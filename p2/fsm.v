==> flow/design.v <==
module fsm(clk,rst,zero,opcode,funct,PCWr,IRWr,regDst,ALUSrc,writeData,GPRWr,DMWr,nPCsel,extsel,ALUsel,overflow,slt_ctrl,dmsel);
  input clk,rst,zero;
  input [5:0]opcode,funct;
  wire addi,addiu,slt,jal,jr,addu,subu,ori,lw,sw,beq,lui,j,lb,sb;
  wire f0,f1,f2,f3,f4,f5,f6,f7,f8,f9,f10;
  output PCWr,IRWr,GPRWr,ALUSrc,slt_ctrl,DMWr,overflow;
  output [1:0] ALUsel,writeData,regDst,extsel,dmsel;
  output [2:0] nPCsel;
  parameter s0=4'b0000;
  parameter s1=4'b0001;
  parameter s2=4'b0010;
  parameter s3=4'b0011;
  parameter s4=4'b0100;
  parameter s5=4'b0101;
  parameter s6=4'b0110;
  parameter s7=4'b0111;
  parameter s8=4'b1000;
  parameter s9=4'b1001;
  parameter s10=4'b1010;
  parameter s11=4'b1011;
  reg [3:0] state;
  assign addi=~opcode[0]&&~opcode[1]&&~opcode[2]&&opcode[3]&&~opcode[4]&&~opcode[5];
  assign addiu=opcode[0]&&~opcode[1]&&~opcode[2]&&opcode[3]&&~opcode[4]&&~opcode[5];
  assign slt=~opcode[0]&&~opcode[1]&&~opcode[2]&&~opcode[3]&&~opcode[4]&&~opcode[5]&&~funct[0]&&funct[1]&&~funct[2]&&funct[3]&&~funct[4]&&funct[5];
  assign jal=opcode[0]&&opcode[1]&&~opcode[2]&&~opcode[3]&&~opcode[4]&&~opcode[5];
  assign jr=~opcode[0]&&~opcode[1]&&~opcode[2]&&~opcode[3]&&~opcode[4]&&~opcode[5]&&~funct[0]&&~funct[1]&&~funct[2]&&funct[3]&&~funct[4]&&~funct[5];
  assign addu=~opcode[0]&&~opcode[1]&&~opcode[2]&&~opcode[3]&&~opcode[4]&&~opcode[5]&&funct[0]&&~funct[1]&&~funct[2]&&~funct[3]&&~funct[4]&&funct[5];
  assign subu=~opcode[0]&&~opcode[1]&&~opcode[2]&&~opcode[3]&&~opcode[4]&&~opcode[5]&&funct[0]&&funct[1]&&~funct[2]&&~funct[3]&&~funct[4]&&funct[5];
  assign ori=opcode[0]&&~opcode[1]&&opcode[2]&&opcode[3]&&~opcode[4]&&~opcode[5];
  assign lw=opcode[0]&&opcode[1]&&~opcode[2]&&~opcode[3]&&~opcode[4]&&opcode[5];
  assign sw=opcode[0]&&opcode[1]&&~opcode[2]&&opcode[3]&&~opcode[4]&&opcode[5];
  assign beq=~opcode[0]&&~opcode[1]&&opcode[2]&&~opcode[3]&&~opcode[4]&&~opcode[5];
  assign lui=(opcode==6'b001111)?1:0;
  assign j=~opcode[0]&&opcode[1]&&~opcode[2]&&~opcode[3]&&~opcode[4]&&~opcode[5];
  assign lb=~opcode[0]&&~opcode[1]&&~opcode[2]&&~opcode[3]&&~opcode[4]&&opcode[5];
  assign sb=~opcode[0]&&~opcode[1]&&~opcode[2]&&opcode[3]&&~opcode[4]&&opcode[5];
  assign f0=~state[3]&~state[2]&~state[1]&~state[0];
  assign f1=~state[3]&~state[2]&~state[1]&state[0];
  assign f2=~state[3]&~state[2]&state[1]&~state[0];
  assign f3=~state[3]&~state[2]&state[1]&state[0];
  assign f4=~state[3]&state[2]&~state[1]&~state[0];
  assign f5=~state[3]&state[2]&~state[1]&state[0];
  assign f6=~state[3]&state[2]&state[1]&~state[0];
  assign f7=~state[3]&state[2]&state[1]&state[0];
  assign f8=state[3]&~state[2]&~state[1]&~state[0];
  assign f9=state[3]&~state[2]&~state[1]&state[0];
  assign f10=state[3]&~state[2]&state[1]&~state[0];
  always@(posedge clk,posedge rst)
  begin
    if(rst)
      state<=s0;
    else
      case(state)
        s0:                                                     
        begin
          state=s1;
        end
        s1:                                                     
        begin
          if(lw||sw||lb||sb)
            state<=s2;
          else if(jal)
            state<=s9;
          else if(beq)
            state<=s8;
          else if(j)
            state<=s0;
          else
            state<=s6;
        end
        s2:                                                     
        begin
          if(lw||lb||sb)
            state<=s3;
          else   
            state<=s5;
        end
        s3:                                                     
        begin
          if(sb)
            state<=s5;
          else
            state<=s4;
        end
        s4:                                                     
        begin
          state<=s0;
        end
        s5:                                                     
        begin
          state<=s0;
        end
        s6:                                                     
        begin
            state<=s7;
        end
        s7:                                                     
        begin
          state<=s0;
        end
        s8:                                                     
        begin
          state<=s0;
        end
        s9:                                                     
        begin
          state<=s0;
        end
        s10:                                                     
        begin
          state<=s0;
        end
        default:state<=s0;
      endcase
  end
  assign PCWr=f0||(j&&f1)||(jr&&f7)||(beq&&zero)&&f8||jal&&f9;
  assign IRWr=f0;
  assign GPRWr=(lb||lw)&&f4||f7||jal&&f9; 
  assign ALUSrc=(ori||addi||addiu||lw||sw||lui||lb||sb)&&~f0;
  assign overflow=f7&&addi;
  assign DMWr=(sw||sb)&&f5; 
  assign slt_ctrl=(slt&&~f0);
  assign dmsel=(lb&&~f0)?2'b01:
                (sb&&~f0)?2'b10:2'b00;
  assign nPCsel=(~f0&&beq)? 3'b001:
                (~f0&&jal)? 3'b010:
                (f1&&j)? 3'b011:
                (~f0&&jr)? 3'b100:3'b000;
  assign ALUsel=((subu||beq||slt)&~f0)? 2'b01:
                (ori&~f0)? 2'b10:2'b00;
  assign writeData=((lw||lb)&~f0)? 2'b01:
                    (jal&~f0)? 2'b10:
                    (slt&~f0)? 2'b11:2'b00;
  assign regDst=((addu||subu||slt)&~f0)? 2'b01:
                (jal&~f0)? 2'b10:2'b00;
  assign extsel=(ori&~f0)? 2'b00:
                (lui&~f0)? 2'b10:2'b01;
endmodule
Reports on fsm --
Tool output for the design above, in the order of the flow. Lines are those of the file above, counted from 1. Library cell names are shortened. Not given: --
Inputs: top module fsm, clock port clk, standard-cell library sky130hd, timing corner tt_025C_1v80

Word level --
Yosys after proc, flatten, opt, wreduce and memory -nomap, before mapping. Enables and synchronous resets that opt folds into registers are not counted as muxes. Memory bits, and registers merged into a memory's read port (data or address), are not among the register bits. Print and check cells are not counted. Equal cells are merged and count once.
Storage and ports: output and inout port bits 20, word-level cells 165, bits in registers 4
Cells by class: multiplexer cells 23, equal/unequal tests 5, reductions and logical operators 98, bitwise logic cells 38
Operator list (number):
- logical AND 1 bit | 74
- logical OR 1 bit | 23
- two-way mux 2 bit | 11
- AND 1 bit | 21
- case mux 4 bit (select 5 bit) | 1
- two-way mux 3 bit | 6
- inverter 1 bit | 17
- two-way mux 4 bit | 3
- == test 4 x 2 -> 1 bit with constant B | 2
- == test 6 x 4 -> 1 bit with constant B | 1
- == test 4 x 1 -> 1 bit with constant B | 1
- == test 4 x 3 -> 1 bit with constant B | 1
- logical NOT 4 bit | 1
- two-way mux 1 bit | 2

Longest topological paths --
Longest topological path by Yosys (ltp), each cell counted once; first at word level (registers and memories cut), then after technology mapping (sequential cells cut; the memories' decode and read muxes count).
Logic depth: depth after elaboration 17, ABC_AREA 0, depth in mapped cells 7

Synthesis result --
Yosys stat after the flow's synthesis: flattened, memories mapped to cells. It holds for the ABC_AREA given above (unset counts as 0); a run with the other value may have another netlist.
Mapped netlist: mapped cells 94, synthesis area 623.1 µm², area of sequential cells 100.1 µm², flip-flop cells 4, buffer cells 6
Cell types (number):
- dfrtp_1 | 4
- nor2_1 | 13
- nand3b_1 | 5
- nand2_1 | 9
- nand3_1 | 6
- a21oi_1 | 5
- nor2b_1 | 4
- o21ai_0 | 5
- nor3b_1 | 3
- nor4_1 | 3
- nand4b_1 | 2
- o32ai_1 | 2
- buf_2 | 3
- inv_1 | 4
- nand2b_1 | 2
- nand4_1 | 2
- buf_6 | 1
- or3_4 | 1
Not listed: further types 18, cells in them 20.

Worst setup path after synthesis --
Source: OpenSTA report_checks on the synthesized netlist (no wires, ideal clock, input and output delay 20% of the period each), path of least setup slack; recovery checks are left aside. Register names are those of the netlist, which keeps one name where synthesis merged equal registers.
Path after synthesis: path kind in2out, start point input port opcode[3], end point output port GPRWr, path slack 0.147 ns, clock period 2.34 ns, stages 5, data arrival time 1.725 ns, time at the first pin 0.468 ns, path buffers 1, path delay 1.257 ns, external input delay 0.468 ns, external output delay 0.468 ns, synthesis period reached 2.193 ns
"path delay" = arrival - input delay + setup time. At an output port there is no setup time. "stages" counts driving pins, that of a launching flip-flop among them; a cell with two outputs on the path counts twice. "synthesis period reached" is the clock period less the worst setup slack; recovery checks do not enter. This is arithmetic on one report: input and output delays are still those of the set period (20% each). The rows between start and end are the longest chain of elaborated cells between them; the timing report does not say that the signal goes this way. Where chains are equally long, one stands for them. A line is the first line of the expression or statement that the cell stems from. Yosys adds cells for indexed reads and writes and turns some case tables into memories.
On the way, after synthesis: cell sequence buf_2 -> or3_4 -> or2_1 -> o32a_1 -> o21ai_2, length of the longest elaborated chain 8, elaborated cells on any way between the ends 13, classes of those cells 1 x logic; 12 x reduce/logical
Ends and longest elaborated chain, after synthesis:
- start, declared | line 3 | input [5:0]opcode,funct;
- inverter 1 bit | line 30 | assign lw=opcode[0]&&opcode[1]&&~opcode[2]&&~opcode[3]&&~opcode[4]&&opcode[5];
- logical AND 1 bit (3 in a row) | line 30
- logical OR 1 bit | line 118 | assign GPRWr=(lb||lw)&&f4||f7||jal&&f9;
- logical AND 1 bit | line 118
- logical OR 1 bit (2 in a row) | line 118
- end, declared | line 6 | output PCWr,IRWr,GPRWr,ALUSrc,slt_ctrl,DMWr,overflow;

Worst path after layout --
From the final timing report of entry A: the path of least setup slack in the routed layout; clock arrival at registers is part of the times.
Path post-layout: path kind in2out, start point input port opcode[1], end point output port writeData[1], path buffers 2, clock period 3.98 ns, stages 6, time at the first pin 0.80 ns, data arrival time 3.07 ns, external output delay 0.80 ns, path slack 0.11 ns, external input delay 0.80 ns
The rows between start and end are the longest chain of elaborated cells between them; the timing report does not say that the signal goes this way. Where chains are equally long, one stands for them.
On the way, post-layout: cell sequence clkdlybuf4s50_1 -> or2_2 -> nor4_2 -> nand3_1 -> o21ai_0 -> clkdlybuf4s50_1, length of the longest elaborated chain 16, elaborated cells on any way between the ends 26, classes of those cells 3 x mux; 4 x logic; 19 x reduce/logical
Ends and longest elaborated chain, post-layout:
- start, declared | line 3 | input [5:0]opcode,funct;
- inverter 1 bit | line 24 | assign slt=~opcode[0]&&~opcode[1]&&~opcode[2]&&~opcode[3]&&~opcode[4]&&~opcode[5]&&~funct[0]&&funct[1]&&~funct ...
- logical AND 1 bit (11 in a row) | line 24
- AND 1 bit | line 133 | (slt&~f0)? 2'b11:2'b00;
- two-way mux 2 bit | line 133
- two-way mux 2 bit | line 132 | (jal&~f0)? 2'b10:
- two-way mux 2 bit | line 131 | assign writeData=((lw||lb)&~f0)? 2'b01:
- end, declared | line 7 | output [1:0] ALUsel,writeData,regDst,extsel,dmsel;

## Implementation results

Below are 2 stored runs of the flow (Yosys, OpenROAD; platform sky130hd) on fsm, each with its settings and what was measured, unordered. Constraints: input delay and output delay 20% of the set period each, output load 0.01 pF.
"period reached" = clock period - worst setup slack. The figure is calculated, with input and output delays left at 20% of the set period.
By "total power of the final layout" is meant OpenSTA's value without simulated activity: inputs other than the clock are taken to toggle once in ten clock periods, and the tool carries that through the logic.

* Entry A | settings: period_ns 3.98; CORE_UTILIZATION 52; HOLD_SLACK_MARGIN 0.21; CORE_MARGIN 10; TNS_END_PERCENT 45; CAP_MARGIN 5; MAX_ROUTING_LAYER met5; SLEW_MARGIN 20 | results: area of the synthesized netlist 623.1 µm²; total negative slack on setup checks 0.000 ns; area of the die 2982.8 µm²; period reached 3.871 ns; smallest hold slack 0.627 ns; post-layout utilization 91.2 %; total power of the final layout 346 uW; setup slack of the worst path 0.109 ns
* Entry B | settings: period_ns 1.76; CORE_UTILIZATION 41; SETUP_SLACK_MARGIN 0.1; PLACE_DENSITY_LB_ADDON 0.1; HOLD_SLACK_MARGIN 0.18; CORE_MARGIN 2; CELL_PAD_IN_SITES_DETAIL_PLACEMENT 0; GPL_TIMING_DRIVEN 0; CTS_CLUSTER_SIZE 20; CTS_CLUSTER_DIAMETER 243; CAP_MARGIN 35; MAX_ROUTING_LAYER met4; SLEW_MARGIN 20 | stopped before the end: routing reported DPL-0038
