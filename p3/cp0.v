==> flow/design.v <==
module cp0(pc,din,HWint,sel,cp0WR,epcWR,exlset,exlclr,clk,rst,IntReq,epc,dout);
  input [31:2] pc;
  input [7:2] HWint; 
  input [3:0] sel;
  input cp0WR, exlset,exlclr,clk,rst,epcWR;
  input [31:0] din;
  output [31:2] epc;
  output [31:0] dout;
  output IntReq;
  reg [7:2]im;
  reg exl,ie;
  wire [31:0] SR; 
  reg [7:2] cause;
  wire[31:0] CAUSE; 
  reg [31:2] EPC;
  reg [31:0]PRId=32'h21074113;
  assign SR={16'b0,im,8'b0,exl,ie};
  assign CAUSE={16'b0,cause,10'b0};
  always@(posedge clk,posedge rst)
  begin
    if(rst)
      begin
        im=0;
        exl=0;
        ie=0;
        cause=0;
        EPC=0;
      end
    else
      begin
      cause=HWint;
      if(~exl&&epcWR)
      begin
        EPC<=pc;
      end
      if(cp0WR)
        case(sel)
          4'b1100:{im,exl,ie}<={din[15:10],din[1],din[0]}; 
          4'b1101:cause<=HWint; 
          4'b1110:EPC<=pc[31:2];
          4'b1111:PRId<=din;
        endcase
      if(exlset)
        exl<=1;
      if(exlclr)
        exl<=0;
      end
  end
  assign dout = (sel==12)? SR: 
                (sel==13)? CAUSE : 
                (sel==14)? EPC: 
                (sel==15)? PRId:32'b0 ;
  assign epc=EPC; 
  assign IntReq =|(HWint[7:2]&im[7:2])&ie&!exl ;
endmodule
==> From RTL to reports: cp0 <==
Tool output for the design above, in the order of the flow.
Line numbers count from 1 in the design file above.
Library cell names are shortened.
{ "setup": {"design": "cp0", "clk_port": "clk", "library": "sky130hd", "pvt_corner": "tt_025C_1v80"} }

==> After elaboration <==
Counts by Yosys on the flattened word-level netlist (proc, flatten, opt, wreduce; memories kept). Register bits leave out memories and registers merged into their read ports (data or address). Print and check cells are left out. Cells with the same type and inputs are merged into one.
{ "word_totals": {"in_bits": 78, "latchBits": 0, "mem_bits_rw": 0, "elab_cells": 34, "regBits": 76, "rom_bits": 0, "memories": 0, "out_inout_bits": 63, "clocked_rd_ports_x_width": 0} }
{ "op_classes": {"mux": 11, "logic": 5, "n_eq": 4, "reduce_logical": 8, "n_div": 0, "n_addsub": 0, "shifts": 0, "n_mul": 0, "n_cmp": 0} }
{ "op_table": {"columns": ["op", "count"], "rows": [
  ["32-bit 2-to-1 mux", 4],
  ["30-bit 2-to-1 mux", 3],
  ["4-bit == test with constant B", 4],
  ["3-bit nonzero test", 2],
  ["6-bit bitwise AND", 1],
  ["6-bit OR reduction", 1],
  ["2-bit AND reduction", 2],
  ["1-bit 2-to-1 mux", 4],
  ["3-bit AND reduction", 1],
  ["1-bit bitwise AND", 2],
  ["1-bit NOT", 2],
  ["1-bit logical AND", 1],
  ["1-bit zero test", 1]
]} }

==> Longest topological paths <==
Yosys ltp: most cells in a row. Word level: on the elaborated netlist, between registers, memories and ports. Mapped: between sequential cells and ports; inverters and the memories' decode and read muxes count.
{ "depth": {"word_depth": 5, "ABC_AREA": 0, "mapped_depth": 5, "mapped_depth_nobuf": 3} }

==> After synthesis <==
Yosys stat after the flow's synthesis: flattened, memories mapped to cells. It holds for the ABC_AREA given above (unset counts as 0); a run with the other value may have another netlist.
The area totals of this step are shown rounded.
{ "mapped": {"ff_cells": 76, "buf_cells": 10, "seqArea_um2": 2062, "stdcells": 184, "yosys_area_um2": 3198} }
{ "by_type": {"columns": ["cell_type", "count", "type_area_um2"], "rows": [
  ["dfrtp_1", 44, 1.1E+03],
  ["edfxtp_1", 32, 960.922],
  ["mux2_4", 30, 450.432],
  ["a22o_1", 22, 192.685],
  ["mux4_2", 6, 135.13],
  ["mux2_2", 9, 101.347],
  ["a22oi_1", 5, 37.536],
  ["nor2b_1", 6, 37.536],
  ["buf_6", 3, 33.782],
  ["buf_2", 4, 20.019],
  ["and3_1", 3, 18.768],
  ["a22o_4", 1, 17.517],
  ["nor2_1", 4, 15.014],
  ["and2_1", 2, 12.512],
  ["clkbuf_1", 3, 11.261],
  ["nand2_1", 3, 11.261],
  ["and4b_1", 1, 10.01],
  ["a21o_1", 1, 7.507]
]} }
Other cell types: 4; their cells: 5.

==> Worst setup path after synthesis <==
OpenSTA on the mapped netlist: ideal clock, no wires. The path of least setup slack (recovery checks aside). Input and output delay are each 20% of the period. Register names are those of the netlist, which keeps one name where synthesis merged equal registers.
{ "synth_path": {"kind": "input to register", "startpoint": "in rst", "endpoint": "reg PRId[0]", "arrival_ns": 3.266, "launch_ns": 1.330, "setup_slack_ns": 2.992, "setup_ns": 0.392, "path_stages": 2, "period_ns": 6.65, "in_delay_ns": 1.330, "path_delay_ns": 2.328, "path_buffers": 0, "period_less_setup_slack_ns": 3.658} }
"path_delay_ns" = arrival - input delay + setup time.
"path_stages" counts driving pins, that of a launching flip-flop among them; a cell with two outputs on the path counts twice.
"period_less_setup_slack_ns" = period - worst setup slack (recovery checks aside). The figure is calculated, with input and output delays left at 20% of the set period.
Between the ends stands the longest chain of elaborated cells between them, by number of cells; it is not shown to be the way that was timed. Of several equally long chains one is given.
A line is the first line of the expression or statement that the cell stems from. Yosys adds cells for indexed reads and writes and turns some case tables into memories.
{ "synth_via": {"path_cell_list": "inv_1 -> and3_1", "elab_chain_len": 2} }
{ "synth_lines": {"columns": ["element", "line", "source"], "rows": [
  ["from (decl)", 5, "input cp0WR, exlset,exlclr,clk,rst,epcWR;"],
  ["1-bit NOT", null, null],
  ["3-bit AND reduction", null, null],
  ["to (assign)", 41, "4'b1111:PRId<=din;"],
  ["to (decl)", 16, "reg [31:0]PRId=32'h21074113;"]
]} }

==> Worst path after layout <==
From the final timing report of entry A: the path of least setup slack in the routed layout; clock arrival at registers is part of the times.
{ "layout_path": {"kind": "input to output", "startpoint": "in HWint[4]", "endpoint": "out IntReq", "launch_ns": 0.50, "setup_slack_ns": 0.06, "period_ns": 2.51, "arrival_ns": 1.94, "path_buffers": 2, "in_delay_ns": 0.50, "path_stages": 5, "output_delay_ns": 0.50} }
Between the ends stands the longest chain of elaborated cells between them, by number of cells; it is not shown to be the way that was timed. Of several equally long chains one is given.
{ "layout_via": {"path_cell_list": "clkdlybuf4s50_1 -> a22oi_2 -> nand3_1 -> and3_1 -> clkdlybuf4s50_1", "elab_chain_len": 4} }
{ "layout_lines": {"columns": ["element", "line", "source"], "rows": [
  ["from (decl)", 3, "input [7:2] HWint;"],
  ["6-bit bitwise AND", 54, "assign IntReq =|(HWint[7:2]&im[7:2])&ie&!exl ;"],
  ["6-bit OR reduction", 54, null],
  ["1-bit bitwise AND x2", 54, null],
  ["to (decl)", 9, "output IntReq;"]
]} }

FLOW RESULTS
============

Measured results for cp0: 2 stored runs of the Yosys and OpenROAD flow on sky130hd. The settings differ; the order carries no meaning. The constraints put input and output delay at 20% of the set period each and load the outputs with 0.01 pF.
"period_reached_ns" is the run's clock period less its worst setup slack. It is reckoned from that one timing run; input and output delays stay at 20% of the period that was set.
By "worst_path_allowed_less_slack_ns" is meant the share of the clock period that the worst setup path is allowed (20% is reserved at inputs, 20% at outputs), minus its slack. Clock arrival times at its registers enter into it.
By "fin_power_mw" is meant OpenSTA's value without simulated activity: inputs other than the clock are taken to toggle once in ten clock periods, and the tool carries that through the logic.
Results are given in rounded form.
[
  {
    "run": "entry A",
    "settings": { "period_ns": 2.51, "CORE_UTILIZATION": 43, "PLACE_DENSITY_LB_ADDON": 0.13, "CORE_ASPECT_RATIO": 1.41, "CORE_MARGIN": 5, "TNS_END_PERCENT": 25, "CAP_MARGIN": 20, "SLEW_MARGIN": 40, "MAX_ROUTING_LAYER": "met4" },
    "results": { "fin_power_mw": 3.165, "synth_chip_area_um2": 3198, "util_frac": 0.689, "worst_path_allowed_less_slack_ns": 1.44, "worst_setup_path_type": "input to output", "setup_ws_ns": 0.063, "ws_hold_ns": 0.541, "setup_tns_ns": 0.000, "die_footprint_um2": 9287, "final_cell_area_um2": 5011, "period_reached_ns": 2.447 }
  },
  {
    "run": "entry B",
    "settings": { "period_ns": 4.39, "CORE_UTILIZATION": 27, "SETUP_SLACK_MARGIN": 1.01, "PLACE_DENSITY_LB_ADDON": 0.09, "CORE_MARGIN": 5, "ABC_AREA": 0, "CTS_CLUSTER_DIAMETER": 278, "CAP_MARGIN": 5, "SLEW_MARGIN": 10, "MAX_ROUTING_LAYER": "met4" },
    "results": { "fin_power_mw": 1.971, "synth_chip_area_um2": 3198, "util_frac": 0.443, "worst_path_allowed_less_slack_ns": 1.50, "worst_setup_path_type": "input to output", "setup_ws_ns": 1.135, "ws_hold_ns": 0.534, "setup_tns_ns": 0.000, "die_footprint_um2": 14120, "final_cell_area_um2": 5099, "period_reached_ns": 3.255 }
  }
]
