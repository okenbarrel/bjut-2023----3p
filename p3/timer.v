==> flow/design.v <==
module timer(clk_i,rst_i,add_i,dat_i,we_i,dat_o,IQR);
  output IQR;
  input [31:0] dat_i;
  input [3:2] add_i;
  input we_i,clk_i,rst_i;
  output [31:0] dat_o;
  reg iqr=0;
  reg im,enable;
  reg [2:1] mode;
  reg [31:0] present,count;
  always@(posedge clk_i,posedge rst_i)
  begin
    if(rst_i)
      begin
        {im,mode,enable}<={1'b0,2'b00,1'b0};
        present<=32'h0;
        count<=32'h0;
      end
    else
      begin
        if(enable&&count!=32'h0) 
          begin
          count<=count-1;
          end
        if(count==32'h0) 
          begin
            if(im&&enable) 
              begin
                im<=0;
                iqr<=1'b1;
                enable<=1'b0;
              end
            else if(mode==2'b01)
              count<=present;
          end
        if(we_i&&add_i==2'b00) 
          {im,mode,enable}<={dat_i[3],dat_i[2:1],dat_i[0]};
        else if(we_i&&add_i==2'b01)
          if(~im)
            begin
              present=dat_i;
              im=1;
            end
          else
            begin
            present=dat_i;
            if(~enable&&im&&present!=32'h00000000)
              count<=present;
              enable=1;
              iqr=0;
              im=1;
            end
       end
  end
  assign dat_o=(add_i==2'b00)?{28'h0,im,mode,enable}:
               (add_i==2'b01)?present:count;
  assign IQR=(iqr)?1:0;
endmodule 
**Step by step through the tools: timer**

What the tools print for timer, step after step.
Lines are those of the file above, counted from 1.
Operators carry their Yosys type and port widths (W data, S select, Z words).
Library cell names are shortened.
Not given: -

- Top module: timer
- Clock port: clk_i
- Cell library: sky130hd
- Corner: tt_025C_1v80

**After elaboration**

Source: Yosys, flattened and elaborated, memories not mapped. Widths are those after wreduce. Registers that Yosys merges into a memory's read port (data or address) are not register bits. Print and check cells do not count. Equal cells are merged and count once.

- Memories: 0
- Bits of input ports: 37
- Output and inout port bits: 33
- Bits in registers: 68
- Latch bits: 0
- Elaborated cells: 39
- Clocked read ports x word width: 0
- RAM bits: 0
- Memory bits (read-only): 0

- Equality and inequality tests: 2
- Mux-type cells: 15
- Multiply operators: 0
- Shift operators: 0
- Add/sub/neg operators: 1
- Bitwise operators: 2
- Divide/modulo/power cells: 0
- Reductions and logical operators: 14
- $lt $le $gt $ge: 0

Operator list:

| cell | count |
|---|---|
| $mux W32 | 10 |
| $reduce_bool A32 Y1 | 2 |
| $sub A32 B1 Y32 const B | 1 |
| $logic_not A32 Y1 | 1 |
| $logic_and A1 B1 Y1 | 6 |
| $mux W1 | 5 |
| $eq A2 B1 Y1 const B | 2 |
| $reduce_and A2 Y1 | 2 |
| $reduce_bool A2 Y1 | 2 |
| $not A1 Y1 | 2 |
| $logic_not A2 Y1 | 1 |

**Logic depth**

Longest topological path by Yosys (ltp), each cell counted once; first at word level (registers and memories cut), then after technology mapping (sequential cells cut; the memories' decode and read muxes count).

- Word-level depth: 10
- ABC_AREA: 0
- Gate-level depth with buffers: 10
- Gate-level depth less buffers: 8

**Netlist**

Source: synth_stat.txt of the flow (Yosys; design flattened, memories mapped). It holds for the ABC_AREA given above (unset counts as 0); a run with the other value may have another netlist.

- Buffer cells: 32
- Cell area after synthesis: 0.0041515 mm^2
- Flip-flop cells: 68
- Area of sequential cells: 0.0017016 mm^2
- Standard cells after synthesis: 467

Cells by type:

| cell | count | area in all (um^2) |
|---|---|---|
| dfrtp_1 | 68 | 1.7E+03 |
| mux2_2 | 34 | 382.867 |
| nand2_1 | 73 | 274.013 |
| o21ai_0 | 51 | 255.245 |
| a21oi_1 | 36 | 180.173 |
| nor4_1 | 20 | 125.12 |
| xnor2_1 | 13 | 113.859 |
| clkbuf_1 | 25 | 93.84 |
| nor2_1 | 23 | 86.333 |
| a22o_1 | 9 | 78.826 |
| or4_1 | 8 | 60.058 |
| nand4_1 | 9 | 56.304 |
| nor3_1 | 10 | 50.048 |
| or3_1 | 8 | 50.048 |
| o311ai_0 | 5 | 43.792 |
| nor4_4 | 2 | 42.541 |
| mux2i_1 | 4 | 40.038 |
| nand3_1 | 8 | 40.038 |

Not listed: further types 34, cells in them 61.

**Timing after synthesis**

OpenSTA on the mapped netlist: ideal clock, no wires. The path of least setup slack (recovery checks aside). Input and output delay are each 20% of the period. Register names are those of the netlist, which keeps one name where synthesis merged equal registers.

- Path type: flip-flop to flip-flop
- From: reg count[4]
- To: reg count[19]
- Delay of the path: 2.622 ns
- Clock period: 2.43 ns
- Required time: 2.309 ns
- Path buffers: 2
- Stages: 9
- Arrival time: 2.501 ns
- Time at the first pin: 0.000 ns
- Library setup time: 0.121 ns
- Path slack: -0.192 ns
- Synthesis period reached: 2.622 ns

"delay of the path" is the arrival time less input delay plus setup time.
"stages" counts driving pins, that of a launching flip-flop among them; a cell with two outputs on the path counts twice.
"synthesis period reached" = period - worst setup slack (recovery checks aside). The figure is calculated, with input and output delays left at 20% of the set period.
The rows between start and end are the longest chain of elaborated cells between them; the timing report does not say that the signal goes this way. Where chains are equally long, one stands for them.
A line is the first line of the expression or statement that the cell stems from. Yosys adds cells for indexed reads and writes and turns some case tables into memories.
At most two assigning lines are given for a register; there are more.

- Cells stage by stage: dfrtp_1 buf_6 or4_4 or4_4 buf_6 or4_1 o21ai_1 o311a_1 o21ai_1
- Length of the longest elaborated chain: 10
- Elaborated cells on any way between the ends: 12
- RTL lines with such cells: 9
- Classes of those cells: add/sub (1); mux (8); reduce/logical (3)

RTL lines, path post-synthesis:

| item | RTL line | RTL |
|---|---|---|
| start, declared | 10 | `reg [31:0] present,count;` |
| start, assigned | 23 | `count<=count-1;` |
| start, assigned | 34 | `count<=present;` |
| $reduce_bool A32 Y1 | 21 | `if(enable&&count!=32'h0)` |
| $logic_and A1 B1 Y1 | 21 |  |
| $mux W32 | 21 |  |
| $mux W32 | 33 | `else if(mode==2'b01)` |
| $mux W32 | 27 | `if(im&&enable)` |
| $mux W32 | 25 | `if(count==32'h0)` |
| $mux W32 | 47 | `if(~enable&&im&&present!=32'h00000000)` |
| $mux W32 | 39 | `if(~im)` |
| $mux W32 | 38 | `else if(we_i&&add_i==2'b01)` |
| $mux W32 | 36 | `if(we_i&&add_i==2'b00)` |
| end, assigned | 34 |  |
| end, assigned | 48 | `count<=present;` |
| end, declared | 10 |  |

**Timing after layout**

From the final timing report of entry A: the path of least setup slack in the routed layout; clock arrival at registers is part of the times.

- Path type: input port to output port
- From: in add_i[2]
- To: out dat_o[22]
- Clock period: 4.06 ns
- Input delay: 0.81 ns
- Stages: 5
- Arrival time: 2.71 ns
- Path slack: 0.54 ns
- Time at the first pin: 0.81 ns
- Required time: 3.25 ns
- Path buffers: 3
- Output delay: 0.81 ns

The rows between start and end are the longest chain of elaborated cells between them; the timing report does not say that the signal goes this way. Where chains are equally long, one stands for them.

- Cells stage by stage: clkdlybuf4s50_1 buf_12 nand2_1 o21ai_0 clkdlybuf4s50_1
- Length of the longest elaborated chain: 3
- Elaborated cells on any way between the ends: 4
- Classes of those cells: eq/ne (1); mux (2); reduce/logical (1)

RTL lines, path post-layout:

| item | RTL line | RTL |
|---|---|---|
| start, declared | 4 | `input [3:2] add_i;` |
| $eq A2 B1 Y1 | 56 | `(add_i==2'b01)?present:count;` |
| $mux W32 | 56 |  |
| $mux W32 | 55 | `assign dat_o=(add_i==2'b00)?{28'h0,im,mode,enable}:` |
| end, declared | 6 | `output [31:0] dat_o;` |

Below are 2 stored runs of the flow (Yosys, OpenROAD; platform sky130hd) on timer, each with its settings and what was measured, unordered. Constraints: input delay and output delay 20% of the set period each, output load 0.01 pF.
By "period achieved" is meant the clock period of the run minus its worst setup slack. This is arithmetic on one report: input and output delays are still those of the set period (20% each).
"time of the worst setup path" is the time allowed to the run's worst setup path (the clock period less input and output delay, where it has them) less its slack. Clock arrival times count: a late capture clock shortens it, a late launch clock lengthens it.
"power" rests on the timing tool's default activity at the inputs, not on a simulated workload.
Settings: - = not set for that run.

| setting or result | entry A | entry B |
|---|---|---|
| period_ns | 4.06 | 3.1 |
| CORE_UTILIZATION | 28 | 50 |
| SETUP_SLACK_MARGIN | 0.04 | 0.18 |
| PLACE_DENSITY_LB_ADDON | 0.12 | - |
| TNS_END_PERCENT | 75 | - |
| GPL_ROUTABILITY_DRIVEN | 0 | 1 |
| CTS_CLUSTER_SIZE | 55 | 70 |
| CAP_MARGIN | 30 | 30 |
| SLEW_MARGIN | 10 | 20 |
| MIN_ROUTING_LAYER | met1 | - |
| CORE_MARGIN | 2 | 7 |
| HOLD_SLACK_MARGIN | - | 0.03 |
| CORE_ASPECT_RATIO | - | 1.66 |
| GPL_TIMING_DRIVEN | - | 1 |
| CTS_CLUSTER_DIAMETER | - | 232 |
| MAX_ROUTING_LAYER | - | met4 |
| total negative setup slack (ns) | 0.000 | 0.000 |
| chip area in the Yosys report (mm^2) | 0.0041515 | 0.0041515 |
| smallest hold slack (ns) | 0.529 | 0.527 |
| standard-cell area after layout (mm^2) | 0.0053251 | 0.0053414 |
| worst setup slack after layout (ns) | 0.540 | 0.325 |
| power (uW) | 2726 | 3550 |
| final utilization (%) | 36.6 | 66.9 |
| area of the die (mm^2) | 0.0158168 | 0.0111329 |
| period achieved (ns) | 3.520 | 2.775 |
| time of the worst setup path (ns) | 1.90 | 2.78 |
| critical path type | input port to output port | flip-flop to flip-flop |
